==> flow/design.v <==
module pes_intrCntrl (
        input   wire            clk_in,      
        input   wire            rst_in,      
        input   wire    [7:0]   intr_rq,     
        inout   wire    [7:0]   intr_bus,    
        input   wire            intr_in,     
        output  wire            intr_out,    
        output  wire            bus_oe       
    );
    localparam  [3:0]   S_Reset                 = 4'b0000,   
                        S_GetCommands           = 4'b0001,   
                        S_JumpIntMethod         = 4'b0010,   
                        S_StartPolling          = 4'b0011,   
                        S_TxIntInfoPolling      = 4'b0100,   
                        S_AckTxInfoRxPolling    = 4'b0101,   
                        S_AckISRDonePolling     = 4'b0110,   
                        S_StartPriority         = 4'b0111,   
                        S_TxIntInfoPriority     = 4'b1000,   
                        S_AckTxInfoRxPriority   = 4'b1001,   
                        S_AckISRDonePriority    = 4'b1010,   
                        S_Reserved1             = 4'b1011,   
                        S_Reserved2             = 4'b1100,   
                        S_Reserved3             = 4'b1101,   
                        S_Reserved4             = 4'b1110,   
                        S_Reserved5             = 4'b1111;   
    reg     [3:0]   state_reg, state_next;           
    reg     [1:0]   cmdMode_reg, cmdMode_next;       
    reg     [1:0]   cmdCycle_reg, cmdCycle_next;     
    reg     [2:0]   intrIndex_reg, intrIndex_next;   
    reg     [2:0]   intrPtr_reg, intrPtr_next;       
    reg     [2:0]   prior_table_next [0:7]; 
    reg     [2:0]   prior_table_reg [0:7];
    reg             oe_reg, oe_next;                 
    reg     [7:0]   intrBus_reg, intrBus_next;       
    reg             intrOut_reg, intrOut_next;       
    integer         i;
    always @ (posedge clk_in or posedge rst_in) begin
        if (rst_in) begin
            state_reg           <=  S_Reset;
            cmdMode_reg         <=  2'b00;
            cmdCycle_reg        <=  2'b00;
            oe_reg              <=  1'b0;
            intrBus_reg         <=  8'bzzzzzzzz;
            intrOut_reg         <=  1'b0;
            intrIndex_reg       <=  3'b000;
            intrPtr_reg         <=  3'b000;
            for (i = 0; i < 8; i = i + 1) begin
                prior_table_reg[i]  <=  3'b000;
            end
        end
        else begin
            state_reg           <=  state_next;
            cmdMode_reg         <=  cmdMode_next;
            cmdCycle_reg        <=  cmdCycle_next;
            intrBus_reg         <=  intrBus_next;
            intrOut_reg         <=  intrOut_next;
            oe_reg              <=  oe_next;
            intrIndex_reg       <=  intrIndex_next;
            intrPtr_reg         <=  intrPtr_next;
            for (i = 0; i < 8; i = i + 1) begin
                prior_table_reg[i]  <=  prior_table_next[i];
            end
        end
    end
    always @(*) begin
        state_next          =   state_reg;
        cmdMode_next        =   cmdMode_reg;
        cmdCycle_next       =   cmdCycle_reg;
        oe_next             =   oe_reg;
        intrOut_next        =   intrOut_reg;
        intrBus_next        =   intrBus_reg;
        intrIndex_next      =   intrIndex_reg;
        intrPtr_next        =   intrPtr_reg;
        for (i = 0; i < 8; i = i + 1) begin
            prior_table_next[i] =   prior_table_reg[i];
        end
        case (state_reg)
            S_Reset: begin  
                cmdMode_next        =   2'b00;
                cmdCycle_next       =   2'b00;
                intrIndex_next      =   3'b000;
                intrPtr_next        =   3'b000;
                for (i = 0; i < 8; i = i + 1) begin
                    prior_table_next[i] =   3'b000;
                end
                oe_next             =   1'b0;
                state_next  =   S_GetCommands;           
            end
            S_GetCommands: begin  
                oe_next =   1'b0;
                case (intr_bus[1:0])
                    2'b01: begin                                                 
                        cmdMode_next    =   2'b01;                               
                        state_next      =   S_JumpIntMethod;                     
                    end
                    2'b10: begin                                                 
                        case (cmdCycle_reg)
                            2'b00: begin
                                prior_table_next[0] =   intr_bus[7:5];           
                                prior_table_next[1] =   intr_bus[4:2];           
                                state_next          =   S_GetCommands;
                                cmdCycle_next       =   cmdCycle_reg + 1'b1;
                            end
                            2'b01: begin
                                prior_table_next[2] =   intr_bus[7:5];           
                                prior_table_next[3] =   intr_bus[4:2];           
                                state_next          =   S_GetCommands;
                                cmdCycle_next       =   cmdCycle_reg + 1'b1;
                            end
                            2'b10: begin
                                prior_table_next[4] =   intr_bus[7:5];           
                                prior_table_next[5] =   intr_bus[4:2];           
                                state_next          =   S_GetCommands;
                                cmdCycle_next       =   cmdCycle_reg + 1'b1;
                            end
                            2'b11: begin
                                prior_table_next[6] =   intr_bus[7:5];           
                                prior_table_next[7] =   intr_bus[4:2];           
                                state_next          =   S_JumpIntMethod;         
                                cmdCycle_next       =   cmdCycle_reg + 1'b1;
                                cmdMode_next        =   2'b10;                   
                            end
                            default: begin
                                state_next      =   S_GetCommands;               
                                cmdCycle_next   =   2'b00;                       
                                cmdMode_next    =   2'b00;                       
                            end
                        endcase
                    end
                    default: begin                                               
                        state_next  =   S_GetCommands;
                    end
                endcase
            end
            S_JumpIntMethod: begin  
                intrIndex_next  =   3'b000;
                intrPtr_next    =   3'b000;
                case (cmdMode_reg)
                    2'b01: begin                             
                        state_next  =   S_StartPolling;
                    end
                    2'b10: begin                             
                        state_next  =   S_StartPriority;
                    end
                    default: begin                           
                        state_next  =   S_Reset;
                    end
                endcase
                oe_next         =   1'b0;                    
            end
            S_StartPolling: begin  
                if (intr_rq[intrIndex_reg]) begin            
                    intrOut_next    =   1'b1;                
                    state_next      =   S_TxIntInfoPolling;  
                end
                else begin                                   
                    intrOut_next    =   1'b0;                
                    intrIndex_next  =   intrIndex_reg + 1;   
                end
                oe_next         =   1'b0;                    
            end
            S_TxIntInfoPolling: begin  
                if (~intr_in) begin                                  
                    intrOut_next    =   1'b0;                        
                    intrBus_next    =   {5'b01011, intrIndex_reg};   
                    oe_next         =   1'b1;                        
                    state_next      =   S_AckTxInfoRxPolling;        
                end                                                  
                else
                    state_next      =   S_TxIntInfoPolling;
            end
            S_AckTxInfoRxPolling: begin  
                if (~intr_in) begin                                  
                    oe_next         =   1'b0;                        
                    state_next      =   S_AckISRDonePolling;         
                end                                                  
            end
            S_AckISRDonePolling: begin  
                if ((~intr_in) && (intr_bus[7:3] == 5'b10100) && (intr_bus[2:0] == intrIndex_reg)) begin
                    state_next  =   S_StartPolling;
                end
                else if ((~intr_in) && (intr_bus[7:3] != 5'b10100) && (intr_bus[2:0] != intrIndex_reg)) begin
                    state_next  =   S_Reset;
                end
                else begin
                    state_next  =   S_AckISRDonePolling;             
                end
            end
            S_StartPriority: begin  
                if (intr_rq[prior_table_reg[0]]) begin               
                    intrPtr_next    =   prior_table_reg[0];          
                    intrOut_next    =   1'b1;                        
                    state_next      =   S_TxIntInfoPriority;         
                end
                else if (intr_rq[prior_table_reg[1]]) begin          
                    intrPtr_next    =   prior_table_reg[1];          
                    intrOut_next    =   1'b1;
                    state_next      =   S_TxIntInfoPriority;
                end
                else if (intr_rq[prior_table_reg[2]]) begin
                    intrPtr_next    =   prior_table_reg[2];
                    intrOut_next    =   1'b1;
                    state_next      =   S_TxIntInfoPriority;
                end
                else if (intr_rq[prior_table_reg[3]]) begin
                    intrPtr_next    =   prior_table_reg[3];
                    intrOut_next    =   1'b1;
                    state_next      =   S_TxIntInfoPriority;
                end
                else if (intr_rq[prior_table_reg[4]]) begin
                    intrPtr_next    =   prior_table_reg[4];
                    intrOut_next    =   1'b1;
                    state_next      =   S_TxIntInfoPriority;
                end
                else if (intr_rq[prior_table_reg[5]]) begin
                    intrPtr_next    =   prior_table_reg[5];
                    intrOut_next    =   1'b1;
                    state_next      =   S_TxIntInfoPriority;
                end
                else if (intr_rq[prior_table_reg[6]]) begin
                    intrPtr_next    =   prior_table_reg[6];
                    intrOut_next    =   1'b1;
                    state_next      =   S_TxIntInfoPriority;
                end
                else if (intr_rq[prior_table_reg[7]]) begin
                    intrPtr_next    =   prior_table_reg[7];
                    intrOut_next    =   1'b1;
                    state_next      =   S_TxIntInfoPriority;
                end
                else begin                                           
                    state_next  =   S_StartPriority;                 
                end
                oe_next         =   1'b0;                            
            end
            S_TxIntInfoPriority: begin  
                if (~intr_in) begin                                  
                    intrOut_next    =   1'b0;                        
                    intrBus_next    =   {5'b10011, intrPtr_reg};     
                    oe_next         =   1'b1;                        
                    state_next      =   S_AckTxInfoRxPriority;       
                end                                                  
            end
            S_AckTxInfoRxPriority: begin  
                if (~intr_in) begin                                  
                    oe_next         =   1'b0;                        
                    state_next      =   S_AckISRDonePriority;        
                end
            end
            S_AckISRDonePriority: begin  
                if ((~intr_in) && (intr_bus[7:3] == 5'b01100) && (intr_bus[2:0] == intrPtr_reg)) begin
                    state_next  =   S_StartPriority;
                end
                else if ((~intr_in) && (intr_bus[7:3] != 5'b01100) && (intr_bus[2:0] != intrPtr_reg)) begin
                    state_next  =   S_Reset;
                end
                else begin
                    state_next  =   S_AckISRDonePriority;            
                end
            end
            default: begin
                state_next      =   S_Reset;
                oe_next         =   1'b0;
            end
        endcase
    end
    assign intr_out =   intrOut_reg;
    assign intr_bus =   (oe_reg) ? intrBus_reg : 8'bzzzzzzzz;
    assign bus_oe   =   oe_reg;
endmodule  
# From RTL to reports: pes_intrCntrl
# Tool output for the design above, in the order of the flow.
# Lines are those of the file above, counted from 1.
# Operators carry their Yosys type and port widths (W data, S select, Z words).
# Cell names lack the library's common part.
# Not given: n/a
# setup
design	pes_intrCntrl
clk_port	clk_in
library	sky130hd
pvt_corner	tt_025C_1v80

# Word-level counts
# Yosys after proc, flatten, opt, wreduce and memory -nomap, before mapping. Print and check cells are not counted.
# bits
wordCells	185
output_inout_bits	10
ff_bits	48
input_bits	11
# op_classes
shifts	9
n_mux	79
equal	41
bitwise	2
add_sub_neg	2
reduce_and_logical	36
# ops
operator	count
$mux W3	27
$shiftx A8 B3 Y1	9
$pmux W3 S2	11
$mux W4	14
$pmux W4 S11	1
$ne A2 B2 Y1 const B	13
$reduce_and A3 Y1	8
$mux W8	3
$eq A4 B3 Y1 const B	4
$pmux W8 S2	1
$pmux W4 S2	2
$reduce_or A3 Y1	4
$eq A4 B4 Y1 const B	3
$mux W1	12
$pmux W2 S2	3
$ne A9 B9 Y1 const B	1
$logic_and A1 B1 Y1	8
$eq A2 B2 Y1 const B	4
$reduce_bool A2 Y1	4
$reduce_or A2 Y1	4
$eq A4 B2 Y1 const B	2
$eq A2 B1 Y1 const B	3
$reduce_and A2 Y1	3
$eq A3 B3 Y1	2
$ne A3 B3 Y1	2
$ne A3 B3 Y1 const B	2
$pmux W1 S3	2
$mux W2	3
# Other operator kinds: 13; their cells: 14.

# Logic depth
# Depth = most cells in a row (Yosys ltp): at word level without a register or memory, in the mapped netlist without a sequential cell, where the memories' decode and read muxes count.
# depth
word_depth	10
ABC_AREA	0
depth_mapped	7
mapped_depth_nobuf	6

# Netlist
# Source: synth_stat.txt of the flow (Yosys; design flattened, memories mapped). It holds for the ABC_AREA given above (unset counts as 0); a run with the other value may have another netlist.
# Totals and module areas in this step are rounded.
# mapped
synth_area_um2	2710
flip_flops	45
cell_count	284
sequential_area_um2	1130
# types
cell_type	count	area_total_um2
dfrtp_1	44	1.1E+03
nand2_1	52	195.187
mux4_2	7	157.651
o21ai_0	27	135.13
mux2i_1	13	130.125
ha_1	7	87.584
inv_1	17	63.811
a22o_1	6	52.55
xnor2_1	6	52.55
nor2_1	13	48.797
mux2_2	4	45.043
mux2i_4	2	45.043
a21o_1	5	37.536
a22oi_1	5	37.536
nand2b_1	6	37.536
o22ai_1	6	37.536
clkbuf_1	9	33.782
a211oi_1	4	30.029
# Other cell types: 28; their cells: 51.

# Path before layout
# Source: OpenSTA report_checks on the synthesized netlist (no wires, ideal clock, input and output delay 20% of the period each), path of least setup slack; recovery checks are left aside. Register names are those of the netlist, which keeps one name where synthesis merged equal registers.
# synth_timing
path_kind	in2reg
start	in intr_rq[4]
end	reg intrPtr_reg[0]
setup_slack_ns	0.663
path_buffers	1
t_required_ns	2.438
period_ns	2.56
setup_ns	0.122
t_arrival_ns	1.776
driving_pins	5
launch_ns	0.512
delay_ns	1.386
synth_period_reached_ns	1.897
# "delay_ns" is the arrival time less input delay plus setup time.
# "driving_pins": output pins that drive a net of the path, with the launching flip-flop's if there is one; two outputs of one cell count as two.
# "synth_period_reached_ns" is the clock period less the worst setup slack; recovery checks do not enter. This is arithmetic on one report: input and output delays are still those of the set period (20% each).
# The rows between start and end are the longest chain of elaborated cells between them; the timing report does not say that the signal goes this way. Where chains are equally long, one stands for them.
# Each line given opens the expression or statement behind the cell; cells for indexed reads and writes are added by Yosys, which also makes memories of some case tables.
# synth_between
cell_sequence	clkbuf_1 > mux4_2 > nor3_2 > nand4_2 > a32o_1
elab_chain_len	10
cone_cells	19
cone_lines	9
cone_classes	eq/ne (1); shift (8); mux (9); reduce/logical (1)
# synth_lines
item	line_no	rtl
start: declaration	4	input   wire    [7:0]   intr_rq,
$shiftx A8 B3 Y1	225	else if (intr_rq[prior_table_reg[7]]) begin
$mux W3	225
$mux W3	220	else if (intr_rq[prior_table_reg[6]]) begin
$mux W3	215	else if (intr_rq[prior_table_reg[5]]) begin
$mux W3	210	else if (intr_rq[prior_table_reg[4]]) begin
$mux W3	205	else if (intr_rq[prior_table_reg[3]]) begin
$mux W3	200	else if (intr_rq[prior_table_reg[2]]) begin
$mux W3	195	else if (intr_rq[prior_table_reg[1]]) begin
$mux W3	190	if (intr_rq[prior_table_reg[0]]) begin
$pmux W3 S2	77	case (state_reg)
end: assignment	46	intrPtr_reg         <=  3'b000;
end: assignment	59	intrPtr_reg         <=  intrPtr_next;
end: declaration	30	reg     [2:0]   intrPtr_reg, intrPtr_next;

# Path in the finished layout
# Path of least setup slack in the final report of flow run 1 (OpenROAD, finished layout, wires in). Where an end is a register, its clock arrival counts in the times.
# layout_timing
path_kind	in2reg
start	in intr_rq[1]
end	reg intrIndex_reg[1]
driving_pins	7
setup_slack_ns	0.13
t_arrival_ns	2.24
t_required_ns	2.37
period_ns	2.19
setup_ns	0.11
launch_ns	0.44
path_buffers	2
# The rows between start and end are the longest chain of elaborated cells between them; the timing report does not say that the signal goes this way. Where chains are equally long, one stands for them.
# layout_between
cell_sequence	clkdlybuf4s50_1 > buf_4 > mux4_2 > mux2i_4 > nand2b_1 > o31ai_1 > a32o_1
elab_chain_len	3
cone_cells	5
cone_lines	2
cone_classes	eq/ne (1); shift (1); mux (2); reduce/logical (1)
# layout_lines
item	line_no	rtl
start: declaration	4	input   wire    [7:0]   intr_rq,
$shiftx A8 B3 Y1	152	if (intr_rq[intrIndex_reg]) begin
$mux W3	152
$pmux W3 S2	77	case (state_reg)
end: assignment	45	intrIndex_reg       <=  3'b000;
end: assignment	58	intrIndex_reg       <=  intrIndex_next;
end: declaration	29	reg     [2:0]   intrIndex_reg, intrIndex_next;

==> runs of pes_intrCntrl <==
Stored flow runs of pes_intrCntrl (2 of them; Yosys, OpenROAD, sky130hd). They differ in their settings and are not a sequence. Constraints: input delay and output delay 20% of the set period each, output load 0.01 pF.
By "period_less_ws_ns" is meant the clock period of the run minus its worst setup slack. This is arithmetic on one report: input and output delays are still those of the set period (20% each).
"worst_path_time_ns" is the time allowed to the run's worst setup path (the clock period less input and output delay, where it has them) less its slack. Clock arrival times count: a late capture clock shortens it, a late launch clock lengthens it.
"totalPower_w": no workload was simulated; the value follows from the tool's default switching activity.
The results are shown rounded.

Flow run 1, flow files:
==> flow/run.sh <==
#!/bin/bash
# the make line also repeats the synthesis and layout settings of config.mk as NAME=value (left out here)
make -C /OpenROAD-flow-scripts/flow DESIGN_CONFIG=/design/flow/config.mk WORK_HOME=/design/flow/orfs CLKGATE_MAP_FILE= finish
==> flow/config.mk <==
export PLATFORM = sky130hd
export DESIGN_NAME = pes_intrCntrl
export DESIGN_NICKNAME = pes_intrCntrl
export VERILOG_FILES = /design/flow/design.v
export SDC_FILE = /design/flow/constraint.sdc
export NUM_CORES = 4
export LEC_CHECK = 0
export CAP_MARGIN = 20
export CORE_MARGIN = 2
export CORE_UTILIZATION = 16
export SLEW_MARGIN = 20
==> flow/constraint.sdc <==
create_clock -name core_clock -period 2.19 [get_ports {clk_in}]
set_input_delay 0.4380 -clock core_clock [delete_from_list [all_inputs] [get_ports {clk_in}]]
set_output_delay 0.4380 -clock core_clock [all_outputs]
set_load 0.01 [all_outputs]

==> results of flow run 1, as CSV <==
result,value
tns_ns,0.000
worst_path_time_ns,1.62
worst_path_kind,"in2reg"
period_less_ws_ns,2.062
die_footprint_um2,18000
synth_chip_area_um2,2710
finish.utilization_pct,20.6
post_route_stdcell_area_um2,3420
worst_setup_slack_ns,0.128
totalPower_w,0.00301
worst_hold_slack_ns,0.260

Flow run 2, flow files:
==> flow/run.sh <==
#!/bin/bash
# the make line also repeats the synthesis and layout settings of config.mk as NAME=value (left out here)
make -C /OpenROAD-flow-scripts/flow DESIGN_CONFIG=/design/flow/config.mk WORK_HOME=/design/flow/orfs CLKGATE_MAP_FILE= finish
==> flow/config.mk <==
export PLATFORM = sky130hd
export DESIGN_NAME = pes_intrCntrl
export DESIGN_NICKNAME = pes_intrCntrl
export VERILOG_FILES = /design/flow/design.v
export SDC_FILE = /design/flow/constraint.sdc
export NUM_CORES = 4
export LEC_CHECK = 0
export ABC_AREA = 0
export CAP_MARGIN = 20
export CORE_MARGIN = 6
export CORE_UTILIZATION = 56
export PLACE_DENSITY_LB_ADDON = 0.26
export SETUP_SLACK_MARGIN = 0.62
export SLEW_MARGIN = 5
==> flow/constraint.sdc <==
create_clock -name core_clock -period 2.36 [get_ports {clk_in}]
set_input_delay 0.4720 -clock core_clock [delete_from_list [all_inputs] [get_ports {clk_in}]]
set_output_delay 0.4720 -clock core_clock [all_outputs]
set_load 0.01 [all_outputs]

==> results of flow run 2, as CSV <==
result,value
tns_ns,0.000
worst_path_time_ns,1.76
worst_path_kind,"reg2reg"
period_less_ws_ns,1.764
die_footprint_um2,6650
synth_chip_area_um2,2710
finish.utilization_pct,71.1
post_route_stdcell_area_um2,3200
worst_setup_slack_ns,0.596
totalPower_w,0.00247
worst_hold_slack_ns,0.289
